==> flow/design.v <==
parameter RSA_BIT_MAX = 10'd512;
parameter RSA_BIT_LOG2_MAX = 4'd9;
module AudDSP (
	input i_rst_n,
   input i_start,
	input i_pause,
	input i_stop,
	input[3:0] i_speed,
	input i_fast,
	input i_slow_0,  
	input i_slow_1,  
	input i_daclrck,
	input [15:0]  i_sram_data,
	output [15:0] o_dac_data,
	output [19:0] o_sram_addr,
   output play_en  
);
logic signed [15:0] o_data_r, o_data_w;  
logic signed [15:0] data_r, data_w;  
logic [19:0] address_r, address_w;
logic [3:0] counter_r, counter_w;  
logic signed [4:0] signed_speed;  
assign o_dac_data = (counter_r == 0)? i_sram_data : o_data_r;
assign o_sram_addr = address_r;
assign play_en = (address_r > 0);
assign signed_speed = {1'b0,i_speed};
always_comb begin
  o_data_w = o_data_r;
  data_w = data_r;
  address_w = address_r;
  counter_w = counter_r;
  if (i_start) begin
    if (i_fast) begin
      data_w = i_sram_data;
      address_w = address_r + i_speed;
      counter_w = 0;
    end else if (i_slow_0) begin
      o_data_w = data_r;
      data_w = (counter_r == 0)? i_sram_data : data_r;
      address_w = (counter_r == 0)? address_r + 1 : address_r;
      counter_w = (counter_r + 1 == i_speed)? 0 : counter_r + 1;
    end else if (i_slow_1) begin
      o_data_w = ($signed(counter_r)*$signed(i_sram_data) + (signed_speed-$signed(counter_r))*(data_r)) / signed_speed;
      data_w = (counter_r == 0)? i_sram_data : data_r;
      address_w = (counter_r == 0)? address_r + 1 : address_r;
      counter_w = (counter_r + 1 == i_speed)? 0 : counter_r + 1;
    end else begin  
      data_w = i_sram_data;
      address_w = address_r + 1;
      counter_w = 0;
    end
  end else if (i_pause) begin
  end else if (i_stop) begin
    o_data_w = 16'b0;
    data_w = 16'b0;
    address_w = 20'b0;
    counter_w = 4'b0;
  end else begin
  end
end
always_ff @(posedge i_daclrck or negedge i_rst_n) begin
  if (!i_rst_n) begin
    o_data_r <= 16'b0;
    data_r <= 16'b0;
    address_r <= 20'b0;
    counter_r <= 0;
  end else begin
    o_data_r <= o_data_w;
    data_r <= data_w;
    address_r <= address_w;
    counter_r <= counter_w;
  end
end
endmodule
# Step by step through the tools: AudDSP
# What the tools print for AudDSP, step after step.
# Lines are those of the file above, counted from 1.
# Cell names lack the library's common part.
# Not given: n/a
[setup] design="AudDSP" clock="i_daclrck" library="sky130hd" pvt_corner="tt_025C_1v80"

# Word level
# Source: Yosys, flattened and elaborated, memories not mapped. Widths are those after wreduce. Registers that Yosys merges into a memory's read port (data or address) are not register bits. Print and check cells do not count. Equal cells are merged and count once.
[classes] compare=1 add_sub_neg=5 multipliers=2 equal=4 shifts=0 reduce_logical=4 n_logic=0 div_mod_pow=1 muxes=26
[ops] cell="16-bit two-way mux" n=12
[ops] cell="20-bit two-way mux" n=7
[ops] cell="6-bit by 16-bit multiplier with 16-bit output" n=1
[ops] cell="16-bit by 5-bit divider with 16-bit output" n=1
[ops] cell="4-bit by 16-bit multiplier with 16-bit output" n=1
[ops] cell="4-bit two-way mux" n=7
[ops] cell="20-bit by 1-bit adder with 20-bit output with constant B" n=1
[ops] cell="20-bit by 1-bit > comparator with 1-bit output with constant B" n=1
[ops] cell="20-bit by 4-bit adder with 20-bit output" n=1
[ops] cell="16-bit adder" n=1
[ops] cell="5-bit by 4-bit subtractor with 6-bit output" n=1
[ops] cell="4-bit by 1-bit adder with 5-bit output with constant B" n=1
[ops] cell="5-bit by 4-bit == test with 1-bit output" n=1
[ops] cell="2-bit != test with constant B" n=2
[ops] cell="4-bit logical NOT" n=1
[ops] cell="4-bit AND reduction" n=1
[ops] cell="3-bit by 1-bit != test with 1-bit output with constant B" n=1
[ops] cell="2-bit AND reduction" n=1
[ops] cell="2-bit nonzero test" n=1
[bits] latch_bits=0 romBits=0 mem_bits_rw=0 mem_count=0 inputBits=28 clocked_rd_ports_x_width=0 register_bits=56

# Logic depth
# Depth = most cells in a row (Yosys ltp): at word level without a register or memory, in the mapped netlist without a sequential cell, where the memories' decode and read muxes count.
[logic_depth] word_depth=8 abc_area=1 mapped_depth=215 depth_no_buf=208

# Mapped cells and area
# Source: synth_stat.txt of the flow (Yosys; design flattened, memories mapped). It holds for the ABC_AREA given above (unset counts as 0); a run with the other value may have another netlist.
[by_type] type="nand2_1" n=534 area_total_um2=2E+03
[by_type] type="fa_1" n=97 area_total_um2=1.94E+03
[by_type] type="inv_1" n=414 area_total_um2=1553.99
[by_type] type="dfrtp_1" n=56 area_total_um2=1.4E+03
[by_type] type="ha_1" n=111 area_total_um2=1.39E+03
[by_type] type="nor2_1" n=222 area_total_um2=833.299
[by_type] type="nand3_1" n=150 area_total_um2=750.72
[by_type] type="o21ai_0" n=102 area_total_um2=510.49
[by_type] type="xor2_1" n=47 area_total_um2=411.645
[by_type] type="a21oi_1" n=75 area_total_um2=375.36
[by_type] type="nand4_1" n=56 area_total_um2=350.336
[by_type] type="nand2_2" n=37 area_total_um2=231.472
[by_type] type="nand3_2" n=21 area_total_um2=210.202
[by_type] type="nand3_4" n=11 area_total_um2=192.685
[by_type] type="nor2_4" n=15 area_total_um2=168.912
[by_type] type="xnor2_1" n=16 area_total_um2=140.134
[by_type] type="nor3_1" n=23 area_total_um2=115.11
[by_type] type="o221ai_1" n=13 area_total_um2=113.859
# Not listed: further types 44, cells in them 232.
[synth_totals] cell_count=2232 flip_flops=56 mapped_area_um2=14266.2 buf_cells=44

# Worst setup path after synthesis
# Source: OpenSTA report_checks on the synthesized netlist (no wires, ideal clock, input and output delay 20% of the period each), path of least setup slack; recovery checks are left aside. Register names are those of the netlist, which keeps one name where synthesis merged equal registers.
[synth_path] kind="input to register" start="in i_speed[0]" end="reg o_data_r[14]" delay_ns=29.896 arrival_time_ns=38.052 setup_slack_ns=3.064 stages=201 tclk_ns=41.2 in_delay_ns=8.240 period_less_setup_slack_ns=38.136
# "delay_ns" is the arrival time less input delay plus setup time.
# "stages" counts driving pins, that of a launching flip-flop among them; a cell with two outputs on the path counts twice.
# "period_less_setup_slack_ns" = period - worst setup slack (recovery checks aside). The figure is calculated, with input and output delays left at 20% of the set period.
# The rows between start and end are the longest chain of elaborated cells between them; the timing report does not say that the signal goes this way. Where chains are equally long, one stands for them.
# Each line given opens the expression or statement behind the cell; cells for indexed reads and writes are added by Yosys, which also makes memories of some case tables.
[synth_via] path_cell_list="inv_1 > ha_1 > inv_1 > fa_1 > inv_1 > nand2_1 > nand2_1 > clkbuf_1 > nor2_1 > fa_1 > fa_1 > inv_1 > fa_1 > inv_1 > fa_1 > fa_1 > ha_1 > xor2_1 > (+165 left out) > a21o_2 > a21oi_1 > nand3_2 > nor3_4 > nand3_2 > inv_2 > ha_1 > inv_1 > nor3_1 > nand2_1 > nand2_1 > o21ai_0 > inv_1 > o211ai_1 > or2_2 > nand3_1 > o211ai_1 > o21ai_0" elab_chain_cells=8 cells_between=8 cone_lines=5 cone_classes="2 x add/sub; 1 x mul; 1 x div; 4 x mux"
[synth_rtl] item="start, declared" line=8 text="input[3:0] i_speed,"
[synth_rtl] item="5-bit by 4-bit subtractor with 6-bit output" line=43 text="o_data_w = ($signed(counter_r)*$signed(i_sram_data) + (signed_speed-$signed(counter_r))*(data_r)) / signed_spe ..."
[synth_rtl] item="6-bit by 16-bit multiplier with 16-bit output" line=43
[synth_rtl] item="16-bit adder" line=43
[synth_rtl] item="16-bit by 5-bit divider with 16-bit output" line=43
[synth_rtl] item="16-bit two-way mux" line=42 text="end else if (i_slow_1) begin"
[synth_rtl] item="16-bit two-way mux" line=37 text="end else if (i_slow_0) begin"
[synth_rtl] item="16-bit two-way mux" line=33 text="if (i_fast) begin"
[synth_rtl] item="16-bit two-way mux" line=32 text="if (i_start) begin"
[synth_rtl] item="end, assigned" line=63 text="o_data_r <= 16'b0;"
[synth_rtl] item="end, assigned" line=68 text="o_data_r <= o_data_w;"
[synth_rtl] item="end, declared" line=18 text="logic signed [15:0] o_data_r, o_data_w;"

# Timing after layout
# Path of least setup slack in the final report of run 2 (OpenROAD, finished layout, wires in). Where an end is a register, its clock arrival counts in the times.
[layout_path] kind="input to register" start="in i_speed[0]" end="reg o_data_r[14]" tclk_ns=47.8 stages=195 arrival_time_ns=40.14 setup_slack_ns=7.90 in_delay_ns=9.56
# The rows between start and end are the longest chain of elaborated cells between them; the timing report does not say that the signal goes this way. Where chains are equally long, one stands for them.
[layout_via] path_cell_list="clkbuf_2 > clkinvlp_4 > ha_1 > inv_1 > fa_2 > nand2_1 > inv_1 > fa_1 > fa_1 > inv_1 > fa_1 > inv_1 > fa_1 > fa_1 > ha_1 > xor2_2 > nand2_1 > nor4_2 > (+159 left out) > a21o_2 > a21oi_1 > nand3_2 > nor3_4 > nand3_2 > inv_2 > ha_1 > inv_1 > nor3_4 > nand2_1 > nand2_1 > o21ai_0 > inv_1 > o211ai_1 > or2_2 > nand3_1 > o211ai_1 > o21ai_0" elab_chain_cells=8 cells_between=8 cone_lines=5 cone_classes="2 x add/sub; 1 x mul; 1 x div; 4 x mux"
[layout_rtl] item="start, declared" line=8 text="input[3:0] i_speed,"
[layout_rtl] item="5-bit by 4-bit subtractor with 6-bit output" line=43 text="o_data_w = ($signed(counter_r)*$signed(i_sram_data) + (signed_speed-$signed(counter_r))*(data_r)) / signed_spe ..."
[layout_rtl] item="6-bit by 16-bit multiplier with 16-bit output" line=43
[layout_rtl] item="16-bit adder" line=43
[layout_rtl] item="16-bit by 5-bit divider with 16-bit output" line=43
[layout_rtl] item="16-bit two-way mux" line=42 text="end else if (i_slow_1) begin"
[layout_rtl] item="16-bit two-way mux" line=37 text="end else if (i_slow_0) begin"
[layout_rtl] item="16-bit two-way mux" line=33 text="if (i_fast) begin"
[layout_rtl] item="16-bit two-way mux" line=32 text="if (i_start) begin"
[layout_rtl] item="end, assigned" line=63 text="o_data_r <= 16'b0;"
[layout_rtl] item="end, assigned" line=68 text="o_data_r <= o_data_w;"
[layout_rtl] item="end, declared" line=18 text="logic signed [15:0] o_data_r, o_data_w;"

FLOW RESULTS
============

Top module AudDSP; platform sky130hd; tools Yosys and OpenROAD; 2 stored runs in no particular order. Input and output delays are each 20% of the period that was set; the output load is 0.01 pF.
"timing.achieved_period_ns" means the clock period less the worst setup slack. The figure is calculated, with input and output delays left at 20% of the set period.
By "timing.worst_path_ns" is meant the share of the clock period that the worst setup path is allowed (20% is reserved at inputs, 20% at outputs), minus its slack. Clock arrival times at its registers enter into it.

[flow] run 1: files
==> flow/run.sh <==
#!/bin/bash
# the make line also repeats the synthesis and layout settings of config.mk as NAME=value (left out here)
make -C /OpenROAD-flow-scripts/flow DESIGN_CONFIG=/design/flow/config.mk WORK_HOME=/design/flow/orfs CLKGATE_MAP_FILE= finish
==> flow/config.mk <==
export PLATFORM = sky130hd
export DESIGN_NAME = AudDSP
export DESIGN_NICKNAME = AudDSP
export VERILOG_FILES = /design/flow/design.v
export SDC_FILE = /design/flow/constraint.sdc
export NUM_CORES = 4
export LEC_CHECK = 0
export ABC_AREA = 0
export CAP_MARGIN = 20
export CELL_PAD_IN_SITES_DETAIL_PLACEMENT = 2
export CORE_ASPECT_RATIO = 1.99
export CORE_MARGIN = 2
export CORE_UTILIZATION = 40
export CTS_CLUSTER_DIAMETER = 49
export CTS_CLUSTER_SIZE = 91
export GPL_ROUTABILITY_DRIVEN = 0
export MIN_ROUTING_LAYER = met2
export PLACE_DENSITY = 0.57
export SLEW_MARGIN = 0
==> flow/constraint.sdc <==
create_clock -name core_clock -period 32.3 [get_ports {i_daclrck}]
set_input_delay 6.4600 -clock core_clock [delete_from_list [all_inputs] [get_ports {i_daclrck}]]
set_output_delay 6.4600 -clock core_clock [all_outputs]
set_load 0.01 [all_outputs]

[flow] run 1: did not finish, placement stopped with DPL-0033

[flow] run 2: files
==> flow/run.sh <==
#!/bin/bash
# the make line also repeats the synthesis and layout settings of config.mk as NAME=value (left out here)
make -C /OpenROAD-flow-scripts/flow DESIGN_CONFIG=/design/flow/config.mk WORK_HOME=/design/flow/orfs CLKGATE_MAP_FILE= finish
==> flow/config.mk <==
export PLATFORM = sky130hd
export DESIGN_NAME = AudDSP
export DESIGN_NICKNAME = AudDSP
export VERILOG_FILES = /design/flow/design.v
export SDC_FILE = /design/flow/constraint.sdc
export NUM_CORES = 4
export LEC_CHECK = 0
export ABC_AREA = 1
export CAP_MARGIN = 30
export CELL_PAD_IN_SITES_GLOBAL_PLACEMENT = 1
export CORE_MARGIN = 3
export CORE_UTILIZATION = 37
export CTS_CLUSTER_SIZE = 21
export GPL_ROUTABILITY_DRIVEN = 0
export PLACE_DENSITY = 0.41
export SETUP_SLACK_MARGIN = 5.0
export SLEW_MARGIN = 20
export TNS_END_PERCENT = 10
==> flow/constraint.sdc <==
create_clock -name core_clock -period 47.8 [get_ports {i_daclrck}]
set_input_delay 9.5600 -clock core_clock [delete_from_list [all_inputs] [get_ports {i_daclrck}]]
set_output_delay 9.5600 -clock core_clock [all_outputs]
set_load 0.01 [all_outputs]

[flow] run 2: metrics
[metrics] post_synth_area_um2 = 14266.2
[metrics] design_die_area_um2 = 40949.6
[metrics] ws_setup_ns = 7.900
[metrics] timing.achieved_period_ns = 39.900
[metrics] utilization_frac = 0.423
[metrics] timing.worst_path_ns = 30.34
[metrics] path_kind = input to register
[metrics] total_negative_slack_ns = 0.000
[metrics] final_cell_area_um2 = 16021.6
[metrics] hold_ws_ns = 0.485
